==> flow/design.v <==
`timescale 1ns / 1ps
module okAXI4LiteInterface
# (
    parameter   ADDR_WIDTH                  = 12,
                DATA_WIDTH                  = 32
) (
    (* X_INTERFACE_PARAMETER = "FREQ_HZ 100800000" *)
    input   wire                    okClkIn,
    (* X_INTERFACE_INFO = "opalkelly.com:interface:btpipein:1.0 btpipein_DATA EP_DATAOUT" *)
    input   wire [31:0]             EP_DATAOUT,
    (* X_INTERFACE_INFO = "opalkelly.com:interface:btpipein:1.0 btpipein_DATA EP_READY" *)
    output  reg                     EP_READY,
    (* X_INTERFACE_INFO = "opalkelly.com:interface:btpipein:1.0 btpipein_DATA EP_WRITE" *)
    input   wire                    EP_WRITE,
    (* X_INTERFACE_INFO = "opalkelly.com:interface:wireout:1.0 wireout_READDATA EP_DATAIN" *)
    output  reg [31:0]              EP_DATAIN_WIREOUT = 32'd0,
    (* X_INTERFACE_PARAMETER = "FREQ_HZ 100800000" *)
    output  wire                    m_axi_aclk,
    output  reg                     m_axi_aresetn   = 1'b1,
    (* X_INTERFACE_INFO = "xilinx.com:interface:aximm:1.0 m_axi AWADDR" *)
    output  reg [ADDR_WIDTH-1:0]    m_axi_awaddr    = {ADDR_WIDTH{1'b0}},    
    (* X_INTERFACE_INFO = "xilinx.com:interface:aximm:1.0 m_axi AWVALID" *)
    output  reg                     m_axi_awvalid   = 1'b0,                  
    (* X_INTERFACE_INFO = "xilinx.com:interface:aximm:1.0 m_axi AWREADY" *)
    input   wire                    m_axi_awready,                           
    (* X_INTERFACE_INFO = "xilinx.com:interface:aximm:1.0 m_axi WDATA" *)
    output  reg [DATA_WIDTH-1:0]    m_axi_wdata     = {DATA_WIDTH{1'b0}},    
    (* X_INTERFACE_INFO = "xilinx.com:interface:aximm:1.0 m_axi WSTRB" *)
    output  wire  [DATA_WIDTH/8-1:0] m_axi_wstrb,                            
    (* X_INTERFACE_INFO = "xilinx.com:interface:aximm:1.0 m_axi WVALID" *)
    output  reg                     m_axi_wvalid    = 1'b0,                  
    (* X_INTERFACE_INFO = "xilinx.com:interface:aximm:1.0 m_axi WREADY" *)
    input   wire                    m_axi_wready,                            
    (* X_INTERFACE_INFO = "xilinx.com:interface:aximm:1.0 m_axi BRESP" *)
    input   wire [1:0]              m_axi_bresp,                             
    (* X_INTERFACE_INFO = "xilinx.com:interface:aximm:1.0 m_axi BVALID" *)
    input   wire                    m_axi_bvalid,                            
    (* X_INTERFACE_INFO = "xilinx.com:interface:aximm:1.0 m_axi BREADY" *)
    output  reg                     m_axi_bready    = 1'b0,                  
    (* X_INTERFACE_INFO = "xilinx.com:interface:aximm:1.0 m_axi ARADDR" *)
    output  reg [ADDR_WIDTH-1:0]    m_axi_araddr    = 1'b0,                  
    (* X_INTERFACE_INFO = "xilinx.com:interface:aximm:1.0 m_axi ARVALID" *)
    output  reg                     m_axi_arvalid   = 1'b0,                  
    (* X_INTERFACE_INFO = "xilinx.com:interface:aximm:1.0 m_axi ARREADY" *)
    input   wire                    m_axi_arready,                           
    (* X_INTERFACE_INFO = "xilinx.com:interface:aximm:1.0 m_axi RDATA" *)
    input   wire [DATA_WIDTH-1:0]   m_axi_rdata,                             
    (* X_INTERFACE_INFO = "xilinx.com:interface:aximm:1.0 m_axi RRESP" *)
    input   wire [1:0]              m_axi_rresp,                             
    (* X_INTERFACE_INFO = "xilinx.com:interface:aximm:1.0 m_axi RVALID" *)
    input   wire                    m_axi_rvalid,                            
    (* X_INTERFACE_INFO = "xilinx.com:interface:aximm:1.0 m_axi RREADY" *)
    output  reg                     m_axi_rready    = 1'b0,                   
    output  wire                    activity_mon
);
assign      activity_mon    = m_axi_wvalid | ~m_axi_aresetn;
assign      m_axi_aclk      = okClkIn;
localparam  WORD_LENGTH     = 32;
localparam  STATE_IDLE = 0,
            STATE_RESET = 1,
            STATE_AXI_RXTX = 2;
localparam  MAX_RX_WORDS_FROM_OK = 4,
            CLOCK_CYCLES_AXI_RESET = 21;  
reg [3:0] state = STATE_IDLE;
reg [3:0] next_state = STATE_IDLE;
reg     [$clog2(MAX_RX_WORDS_FROM_OK):0]      counter_rx_from_ok;
reg     [$clog2(CLOCK_CYCLES_AXI_RESET):0]    counter_resetting;
reg reset_flag          = 0,
    read_flag           = 0,
    write_flag          = 0,
    write_response_flag = 0,
    read_address_flag   = 0;
assign m_axi_wstrb = m_axi_wvalid ? {DATA_WIDTH{1'b1}} : {DATA_WIDTH{1'b0}};
localparam  reset_index = 0,
            write_index = 1,
            read_index  = 2;
always @(*)
begin
    case (state)
        STATE_IDLE:
        begin
            if (counter_rx_from_ok == MAX_RX_WORDS_FROM_OK)
            begin
                if (reset_flag)
                    next_state = STATE_RESET;
                else if (write_flag | read_flag)
                    next_state = STATE_AXI_RXTX;
                else
                    next_state = STATE_IDLE;
            end
            else
                next_state = state;
        end
        STATE_RESET:
        begin
            if (counter_resetting == CLOCK_CYCLES_AXI_RESET)
            begin
                if (write_flag | read_flag)
                    next_state = STATE_AXI_RXTX;
                else
                    next_state = STATE_IDLE;
            end
            else
                next_state = state;
        end
        STATE_AXI_RXTX:
        begin
            if (~write_flag & ~write_response_flag & ~read_flag)
                next_state = STATE_IDLE;
            else
                next_state = state;
        end
        default:
        begin
            next_state = STATE_IDLE;
        end
    endcase
end
always @(posedge okClkIn)
begin
    state <= next_state;
end
always @(posedge okClkIn)
begin
    case (state)
        STATE_IDLE:
        begin
            if (~EP_WRITE)
            begin
                EP_READY <= 1'b1;
                counter_rx_from_ok <= 0;
            end
            else
            begin
                EP_READY <= 1'b0;
                counter_rx_from_ok  <= counter_rx_from_ok + 1;
                case (counter_rx_from_ok)
                    0:
                    begin
                       reset_flag          <= EP_DATAOUT[reset_index];
                       write_flag          <= EP_DATAOUT[write_index];
                       write_response_flag <= EP_DATAOUT[write_index];
                       read_flag           <= EP_DATAOUT[read_index];
                       read_address_flag   <= EP_DATAOUT[read_index];
                    end
                    1: m_axi_awaddr        <= EP_DATAOUT[ADDR_WIDTH-1:0];
                    2: m_axi_wdata         <= EP_DATAOUT[DATA_WIDTH-1:0];
                    3: m_axi_araddr        <= EP_DATAOUT[ADDR_WIDTH-1:0];
                endcase
            end
            counter_resetting   <= 0;
            m_axi_aresetn       <= 1'b1;
            m_axi_awvalid       <= 1'b0;
            m_axi_wvalid        <= 1'b0;
            m_axi_arvalid       <= 1'b0;
            m_axi_rready        <= 1'b0;
            m_axi_bready        <= 1'b0;
        end
        STATE_RESET:
        begin
            counter_resetting   <= counter_resetting + 1;
            if (counter_resetting == CLOCK_CYCLES_AXI_RESET)
            begin
                m_axi_aresetn   <= 1'b1;
                reset_flag      <= 1'b0;
            end
            else
                m_axi_aresetn   <= 1'b0;
            counter_rx_from_ok  <= 0;
            m_axi_awvalid       <= 1'b0;
            m_axi_wvalid        <= 1'b0;
            m_axi_arvalid       <= 1'b0;
            m_axi_rready        <= 1'b0;
            m_axi_bready        <= 1'b0;
        end
        STATE_AXI_RXTX:
        begin
            if (m_axi_awvalid & m_axi_awready)
                m_axi_awvalid <= 1'b0;
            else
                m_axi_awvalid <= write_flag;
            if (m_axi_wvalid & m_axi_wready)
            begin
                m_axi_wvalid <= 1'b0;
                write_flag   <= 1'b0;
            end
            else
            begin
                m_axi_wvalid <= write_flag;
            end
            if (m_axi_bvalid & m_axi_bready)
            begin
                m_axi_bready        <= 1'b0;
                write_response_flag <= 1'b0;
            end
            else
                m_axi_bready <= write_response_flag;
            if (m_axi_arvalid & m_axi_arready)
            begin
                m_axi_arvalid       <= 1'b0;
                read_address_flag   <= 1'b0;
            end
            else
                m_axi_arvalid <= read_address_flag;
            if (m_axi_rvalid)
            begin
                if (~m_axi_rready)
                begin
                    m_axi_rready        <= 1'b1;
                    EP_DATAIN_WIREOUT   <= m_axi_rdata;
                    read_flag           <= 1'b0;
                end
                else
                begin 
                    m_axi_rready <= 1'b0;
                end
            end
            else
                m_axi_rready <= 1'b0;
            m_axi_aresetn <= 1'b1;
        end
    endcase
end
endmodule
### From RTL to reports: okAXI4LiteInterface

The steps from the RTL of okAXI4LiteInterface to its reports follow in flow order.
Lines are those of the file above, counted from 1.
Not given: n/a

| set-up | value |
|---|---|
| top module | okAXI4LiteInterface |
| clock port | okClkIn |
| standard-cell library | sky130hd |
| timing corner | tt_025C_1v80 |

### Elaborated design

Yosys after proc, flatten, opt, wreduce and memory -nomap, before mapping. Memory bits, and registers merged into a memory's read port (data or address), are not among the register bits. Print and check cells are not counted.

| cells by class | value |
|---|---|
| add/sub/neg operators | 2 |
| equality and inequality tests | 14 |
| mux-type cells | 38 |
| bitwise gates (word level) | 13 |
| reduce/logical cells | 16 |

Operator list:

| cell | count |
|---|---|
| case mux 1 bit (select 2 bit) | 11 |
| AND reduction 3 bit | 6 |
| two-way mux 1 bit | 17 |
| two-way mux 4 bit | 4 |
| inequality test 2 bit with constant B | 7 |
| case mux 6 bit (select 2 bit) | 1 |
| case mux 4 bit (select 3 bit) | 1 |
| nonzero test 2 bit | 4 |
| AND 1 bit | 6 |
| == test 3 x 2 -> 1 bit with constant B | 2 |
| adder 6 x 1 -> 6 bit with constant B | 1 |
| == test 6 x 5 -> 1 bit with constant B | 1 |
| case mux 3 bit (select 2 bit) | 1 |
| NOT 1 bit | 5 |
| AND reduction 5 bit | 1 |
| OR reduction 2 bit | 2 |
| == test 4 x 1 -> 1 bit with constant B | 1 |
| == test 4 x 2 -> 1 bit with constant B | 1 |
| zero test 4 bit | 1 |
| AND reduction 4 bit | 1 |
| two-way mux 2 bit | 2 |
| adder 3 x 1 -> 3 bit with constant B | 1 |
| == test 3 x 1 -> 1 bit with constant B | 1 |
| == test 3 bit with constant B | 1 |
| zero test 3 bit | 1 |
| two-way mux 3 bit | 1 |
| bitwise OR 1 bit | 2 |

| word-level totals | value |
|---|---|
| register bits after elaboration | 113 |
| elaborated cells | 102 |

### Longest topological paths

Longest topological path by Yosys (ltp), each cell counted once; first at word level (registers and memories cut), then after technology mapping (sequential cells cut; the memories' decode and read muxes count).

| depth | value |
|---|---|
| depth in word-level cells | 5 |
| ABC_AREA | 0 |
| depth in mapped cells | 5 |

### Synthesis result

Source: synth_stat.txt of the flow (Yosys; design flattened, memories mapped). It holds for the ABC_AREA given above (unset counts as 0); a run with the other value may have another netlist.
Totals and module areas in this step are rounded.

| mapped netlist | value |
|---|---|
| mapped cells | 193 |
| cell area after synthesis | 3850 um^2 |
| area of sequential cells | 3330 um^2 |
| flip-flop cells | 111 |
| buffers | 8 |

Cells by type:

| type | count | area in all (um^2) |
|---|---|---|
| sky130_fd_sc_hd__edfxtp_1 | 111 | 3.33E+03 |
| sky130_fd_sc_hd__ha_1 | 7 | 87.584 |
| sky130_fd_sc_hd__buf_4 | 6 | 45.043 |
| sky130_fd_sc_hd__nor2_1 | 12 | 45.043 |
| sky130_fd_sc_hd__and2_1 | 6 | 37.536 |
| sky130_fd_sc_hd__nand2_1 | 10 | 37.536 |
| sky130_fd_sc_hd__and3_1 | 5 | 31.28 |
| sky130_fd_sc_hd__inv_1 | 7 | 26.275 |
| sky130_fd_sc_hd__nand2b_1 | 4 | 25.024 |
| sky130_fd_sc_hd__xor2_1 | 2 | 17.517 |
| sky130_fd_sc_hd__o21ai_0 | 3 | 15.014 |
| sky130_fd_sc_hd__buf_6 | 1 | 11.261 |
| sky130_fd_sc_hd__mux2i_1 | 1 | 10.01 |
| sky130_fd_sc_hd__nand3_2 | 1 | 10.01 |
| sky130_fd_sc_hd__nor4bb_1 | 1 | 10.01 |
| sky130_fd_sc_hd__a21oi_2 | 1 | 8.758 |
| sky130_fd_sc_hd__a311oi_1 | 1 | 8.758 |
| sky130_fd_sc_hd__and3b_1 | 1 | 8.758 |

Not listed: further types 13, cells in them 13.

==> runs of okAXI4LiteInterface <==
Below are 2 stored runs of the flow (Yosys, OpenROAD; platform sky130hd) on okAXI4LiteInterface, each with its settings and what was measured, unordered. Constraints: input delay and output delay 20% of the set period each, output load 0.01 pF.
"achieved clock period" means the clock period less the worst setup slack. The figure is calculated, with input and output delays left at 20% of the set period.
The results are shown rounded.
A setting shown as -- is not set for that run.
Results: -- = not shown.

| run | period_ns | CORE_UTILIZATION | SETUP_SLACK_MARGIN | PLACE_DENSITY | CORE_ASPECT_RATIO | CORE_MARGIN | ABC_AREA | GPL_ROUTABILITY_DRIVEN | MAX_ROUTING_LAYER | CAP_MARGIN | SLEW_MARGIN | TNS_END_PERCENT | MIN_ROUTING_LAYER | achieved clock period (ns) | setup slack of the critical path (ns) | area inside the die boundary (um^2) | chip area in the Yosys report (um^2) | lowest hold slack (ns) | sum of negative setup slack (ns) | utilization |
|---|---|---|---|---|---|---|---|---|---|---|---|---|---|---|---|---|---|---|---|---|
| run A | 1.48 | 69 | 0.3 | 0.6 | 1.95 | 2 | 0 | 0 | met5 | 20 | 20 | -- | -- | -- | -- | -- | -- | -- | -- | -- |
| run B | 1.39 | 49 | -- | -- | 0.79 | 8 | -- | -- | -- | 40 | 20 | 75 | met1 | 1.543 | -0.153 | 11000 | 3850 | 0.362 | -5.01 | 0.797 |

Run A: did not finish, placement stopped with DPL-0038
